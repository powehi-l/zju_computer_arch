==> flow/design.v <==
`timescale 1ns / 1ps
module CSRRegs(
    input clk, rst,
    input[11:0] raddr, waddr,
    input[31:0] wdata,
    input csr_w,
    input[1:0] csr_wsc_mode,
    output[31:0] rdata,
    output[31:0] mstatus, 
    input is_trap,
    input is_mret,
    input[31:0] mepc,
    input[31:0] mcause,
    input[31:0] mtval,
    output[31:0] mtvec,
    output[31:0] mepc_o
);
    reg[31:0] CSR [0:15];
    wire raddr_valid = raddr[11:7] == 5'h6 && raddr[5:3] == 3'h0;
    wire[3:0] raddr_map = (raddr[6] << 3) + raddr[2:0];
    wire waddr_valid = waddr[11:7] == 5'h6 && waddr[5:3] == 3'h0;
    wire[3:0] waddr_map = (waddr[6] << 3) + waddr[2:0];
    assign mstatus = CSR[0];
    assign rdata = CSR[raddr_map];
    assign mtvec = CSR[5];
    assign mepc_o = CSR[9];
    always@(posedge clk or posedge rst) begin
        if(rst) begin
			CSR[0] <= 32'h88;
			CSR[1] <= 0;
			CSR[2] <= 0;
			CSR[3] <= 0;
			CSR[4] <= 32'hfff;
			CSR[5] <= 0;
			CSR[6] <= 0;
			CSR[7] <= 0;
			CSR[8] <= 0;
			CSR[9] <= 0;
			CSR[10] <= 0;
			CSR[11] <= 0;
			CSR[12] <= 0;
			CSR[13] <= 0;
			CSR[14] <= 0;
			CSR[15] <= 0;
		end
        else if(csr_w) begin
            case(csr_wsc_mode)
                2'b01: CSR[waddr_map] = wdata;
                2'b10: CSR[waddr_map] = CSR[waddr_map] | wdata;
                2'b11: CSR[waddr_map] = CSR[waddr_map] & ~wdata;
                default: CSR[waddr_map] = wdata;
            endcase            
        end
        else if(is_trap) begin
            CSR[9] <= mepc;
            CSR[10] <= mcause;
            CSR[11] <= mtval;
            CSR[0][7] <= CSR[0][3];
            CSR[0][3] <= 0; 
            CSR[0][12:11] <= 2'b11;
        end
        else if(is_mret) begin
            CSR[9] <= mepc;
            CSR[10] <= mcause;
            CSR[11] <= mtval;
            CSR[0][3] <= CSR[0][7];
        end
    end
endmodule
`timescale 1ns / 1ps
module ExceptionUnit(
    input clk, rst,
    input csr_rw_in,
    input[1:0] csr_wsc_mode_in,
    input csr_w_imm_mux,
    input[11:0] csr_rw_addr_in,
    input[31:0] csr_w_data_reg,
    input[4:0] csr_w_data_imm,
    output[31:0] csr_r_data_out,
    input interrupt,
    input illegal_inst,
    input l_access_fault,
    input s_access_fault,
    input ecall_m,
    input mret,
    input[31:0] epc_cur,
    input[31:0] epc_next,
    output[31:0] PC_redirect,
    output redirect_mux,
    output reg_FD_flush, reg_DE_flush, reg_EM_flush, reg_MW_flush, 
    output RegWrite_cancel
);
    reg[11:0] csr_raddr, csr_waddr;
    reg[31:0] csr_wdata;
    reg csr_w;
    reg[1:0] csr_wsc;
    wire[31:0] mstatus;
    reg[31:0] mepc, mcause, mtval;
    wire[31:0] mtvec, mepc_o;
    assign exception = ecall_m | illegal_inst | l_access_fault | s_access_fault;
    assign trap = mstatus[3] & (interrupt | exception);
    reg reg_FD_flush_, reg_DE_flush_, reg_EM_flush_, reg_MW_flush_;
    reg RegWrite_cancel_;
    CSRRegs csr(.clk(clk),.rst(rst),.csr_w(csr_w),.raddr(csr_raddr),.waddr(csr_waddr),
        .wdata(csr_wdata),.rdata(csr_r_data_out),.mstatus(mstatus),.csr_wsc_mode(csr_wsc),
        .is_trap(trap),.is_mret(mret),.mepc(epc_cur),.mcause(mcause),.mtval(mtval),.mtvec(mtvec),.mepc_o(mepc_o));
    always @(*) begin
        if(csr_rw_in)begin
            csr_w <= 1;
            csr_raddr <= csr_rw_addr_in;
            csr_waddr <= csr_rw_addr_in;
            csr_wdata <= csr_w_imm_mux ? csr_w_data_imm : csr_w_data_reg;
            csr_wsc <= csr_wsc_mode_in;
        end
        else begin
            csr_w <= 0;
            csr_raddr <= 0;
            csr_waddr <= 0;
            csr_wdata <= 0;
            csr_wsc <= 0;
        end
        if(trap)begin
            reg_FD_flush_ <= 1;
            reg_DE_flush_ <= 1;
            reg_EM_flush_ <= 1;
            reg_MW_flush_ <= 1;
            RegWrite_cancel_ <= 1;
            mepc <= epc_cur;
            mtval <= 0;
            if(interrupt)begin
                mcause <= 32'h1000000B;
            end
            else begin
                if(ecall_m)begin
                    mcause <= 32'h0000000B;
                end
                else if(illegal_inst)begin
                    mcause <= 32'h00000002;
                end
                else if(l_access_fault)begin
                    mcause <= 32'h00000005;
                end
                else begin
                    mcause <= 32'h00000007;
                end
            end
        end
        else begin
            reg_FD_flush_ <= 0;
            reg_DE_flush_ <= 0;
            reg_EM_flush_ <= 0;
            reg_MW_flush_ <= 0;
            RegWrite_cancel_ <= 0;
            mepc <= 0;
            mcause <= 0;
            mtval <= 0;
        end
    end
assign reg_FD_flush = reg_FD_flush_ | mret;
assign reg_DE_flush = reg_DE_flush_ | mret;
assign reg_EM_flush = reg_EM_flush_ | mret;
assign reg_MW_flush = reg_MW_flush_ | mret;
assign PC_redirect = mret ? mepc_o : mtvec;
assign redirect_mux = mret | trap;
assign RegWrite_cancel = RegWrite_cancel_;
endmodule
* Tool chain data of ExceptionUnit
What the tools print for ExceptionUnit, step after step.
Lines are those of the file above, counted from 1.
Operators carry their Yosys type and port widths (W data, S select, Z words).
Library cell names are shortened.
The mark n/a stands for no value.
- Top :: ExceptionUnit
- Clock port :: clk
- Standard-cell library :: sky130hd
- Timing corner :: tt_025C_1v80

* Elaborated design
Source: Yosys, flattened and elaborated. Widths are those after wreduce. Registers that Yosys merges into a memory's read port (data or address) are not register bits. Print and check cells do not count. Equal cells are merged and count once.
- Memory bits (read-only) :: 0
- Flip-flop bits (word level) :: 512
- Clocked read ports x word width :: 0
- Latch bits :: 0
- Output and inout bits :: 70
- Memory cells :: 0
- Input port bits :: 125
- RAM bits :: 0
- Word-level cells :: 208
- $add $sub $neg :: 1
- Shifts and indexed selects :: 0
- Reductions and logical operators :: 37
- Divide/modulo/power cells :: 0
- Order comparisons :: 0
- Multiplexer cells :: 97
- Multiply operators :: 0
- Bitwise logic cells :: 23
- Equality and inequality tests :: 29
** Operators with widths (count)
- $mux W32 :: 64
- $pmux W32 S2 :: 16
- $pmux W32 S16 :: 1
- $reduce_or A15 Y1 :: 16
- $mux W29 :: 2
- $and A32 B32 Y32 :: 1
- $or A32 B32 Y32 :: 1
- $not A32 Y32 :: 1
- $eq A4 B4 Y1 const B :: 8
- $reduce_and A2 Y1 :: 13
- $ne A3 B3 Y1 const B :: 8
- $reduce_and A4 Y1 :: 5
- $eq A4 B3 Y1 const B :: 4
- $ne A4 B4 Y1 const B :: 4
- $not A1 Y1 :: 13
- $eq A4 B2 Y1 const B :: 2
- $mux W2 :: 4
- $mux W7 :: 1
- $mux W1 :: 7
- $or A1 B1 Y1 :: 6
- $eq A2 B2 Y1 const B :: 2
- $eq A4 B1 Y1 const B :: 1
- $add A4 B3 Y4 :: 1
- $logic_not A4 Y1 :: 1
- $mux W4 :: 1
- $reduce_bool A3 Y1 :: 1
- $mux W3 :: 1
- $reduce_bool A2 Y1 :: 1
- $and A1 B1 Y1 :: 1

* Longest topological paths
Yosys ltp: most cells in a row. Word level: on the elaborated netlist, between registers, memories and ports. Mapped: between sequential cells and ports; inverters and the memories' decode and read muxes count.
- Depth in word-level cells :: 10
- ABC_AREA :: 1
- Depth in mapped cells :: 15
- Mapped depth without buffers :: 12

* Mapped cells and area
The flow's flattened synthesis, as Yosys stat reports it; memories are mapped. The netlist is that of the ABC_AREA named above (0 if unset); the other value can give another one.
** Cells by type
- dfrtp_1 :: count 498, area in all 1.25E+04 um^2
- nand2_1 :: count 1840, area in all 6.91E+03 um^2
- nand3_1 :: count 400, area in all 2001.92 um^2
- nor2_1 :: count 236, area in all 885.85 um^2
- inv_1 :: count 213, area in all 799.517 um^2
- o21ai_0 :: count 87, area in all 435.418 um^2
- clkbuf_1 :: count 111, area in all 416.65 um^2
- buf_2 :: count 81, area in all 405.389 um^2
- dfstp_2 :: count 14, area in all 367.853 um^2
- nand4_1 :: count 32, area in all 200.192 um^2
- buf_4 :: count 25, area in all 187.68 um^2
- a21oi_1 :: count 35, area in all 175.168 um^2
- a31oi_1 :: count 23, area in all 143.888 um^2
- or2_2 :: count 21, area in all 131.376 um^2
- and2_1 :: count 17, area in all 106.352 um^2
- buf_1 :: count 23, area in all 86.333 um^2
- o211ai_1 :: count 11, area in all 82.579 um^2
- nand2_2 :: count 11, area in all 68.816 um^2
Other cell types: 11; their cells: 28.
- Cell count :: 3706
- Cell area after synthesis :: 0.0260425 mm^2
- Buffers :: 240
- Mapped flip-flops :: 512
- Sequential part of the area :: 0.0128298 mm^2

* Timing after synthesis
Source: OpenSTA report_checks on the synthesized netlist (no wires, ideal clock, input and output delay 20% of the period each), path of least setup slack; recovery checks are left aside. Register names are those of the netlist, which keeps one name where synthesis merged equal registers.
- Kind :: input-to-output
- Start :: in csr_rw_addr_in[2]
- End :: out csr_r_data_out[11]
- Data arrival time :: 1940 ps
- Output delay :: 638 ps
- Input delay :: 638 ps
- Setup slack :: 612 ps
- Path buffers :: 3
- Required time :: 2552 ps
- Stages :: 11
- Delay of the path :: 1302 ps
- Clock period :: 3190 ps
- Time at the first pin :: 638 ps
- Synthesis period reached :: 2578 ps
"delay of the path" = arrival - input delay + setup time.
A path that ends at an output port has no setup time.
"stages": output pins that drive a net of the path, with the launching flip-flop's if there is one; two outputs of one cell count as two.
"synthesis period reached" = period - worst setup slack (recovery checks aside). The figure is calculated, with input and output delays left at 20% of the set period.
Between the ends stands the longest chain of elaborated cells between them, by number of cells; it is not shown to be the way that was timed. Of several equally long chains one is given.
A line is the first line of the expression or statement that the cell stems from. Yosys adds cells for indexed reads and writes and turns some case tables into memories.
- Cells stage by stage :: buf_2 -> nand2_2 -> nor2_2 -> buf_4 -> buf_2 -> nand3_1 -> nand2_1 -> nor2_1 -> nand4_1 -> inv_1 -> nor2_1
- Cells in the longest elaborated chain :: 4
- Elaborated cells on any way between the ends :: 19
- Those cells by class :: 1 x add/sub; 15 x eq/ne; 2 x mux; 1 x reduce/logical
** Ends and longest elaborated chain, post-synthesis
- from (decl) :: line 76 : input[11:0] csr_rw_addr_in,
- $mux W7 :: line 108 : if(csr_rw_in)begin
- $add A4 B3 Y4 :: line 20 : wire[3:0] raddr_map = (raddr[6] << 3) + raddr[2:0];
- $eq A4 B4 Y1 :: line 24 : assign rdata = CSR[raddr_map];
- $pmux W32 S16 :: line 24
- to (decl) :: line 79 : output[31:0] csr_r_data_out,

Record of 2 stored runs of the RTL-to-layout flow on ExceptionUnit, platform sky130hd. The runs are unordered. Constraints: input delay and output delay 20% of the set period each, output load 0.01 pF.

** Run 1
- Settings :: period_ns=5.15; CORE_UTILIZATION=67; SETUP_SLACK_MARGIN=0.24; PLACE_DENSITY_LB_ADDON=0.17; CORE_ASPECT_RATIO=0.87; CELL_PAD_IN_SITES_DETAIL_PLACEMENT=1; ABC_AREA=1; GPL_TIMING_DRIVEN=1; GPL_ROUTABILITY_DRIVEN=1; CTS_CLUSTER_SIZE=57; CTS_CLUSTER_DIAMETER=65; CAP_MARGIN=5; SLEW_MARGIN=30; MIN_ROUTING_LAYER=met2; MAX_ROUTING_LAYER=met5; CORE_MARGIN=2
- Outcome :: unfinished; error DPL-0033 in placement

** Run 2
- Settings :: period_ns=2.29; CORE_UTILIZATION=53; SETUP_SLACK_MARGIN=0.0; PLACE_DENSITY_LB_ADDON=0.15; CORE_MARGIN=3; CELL_PAD_IN_SITES_GLOBAL_PLACEMENT=0; CELL_PAD_IN_SITES_DETAIL_PLACEMENT=2; ABC_AREA=1; CTS_CLUSTER_DIAMETER=211; MIN_ROUTING_LAYER=met2; CAP_MARGIN=20; SLEW_MARGIN=20
- Outcome :: unfinished; error DPL-0033 in placement
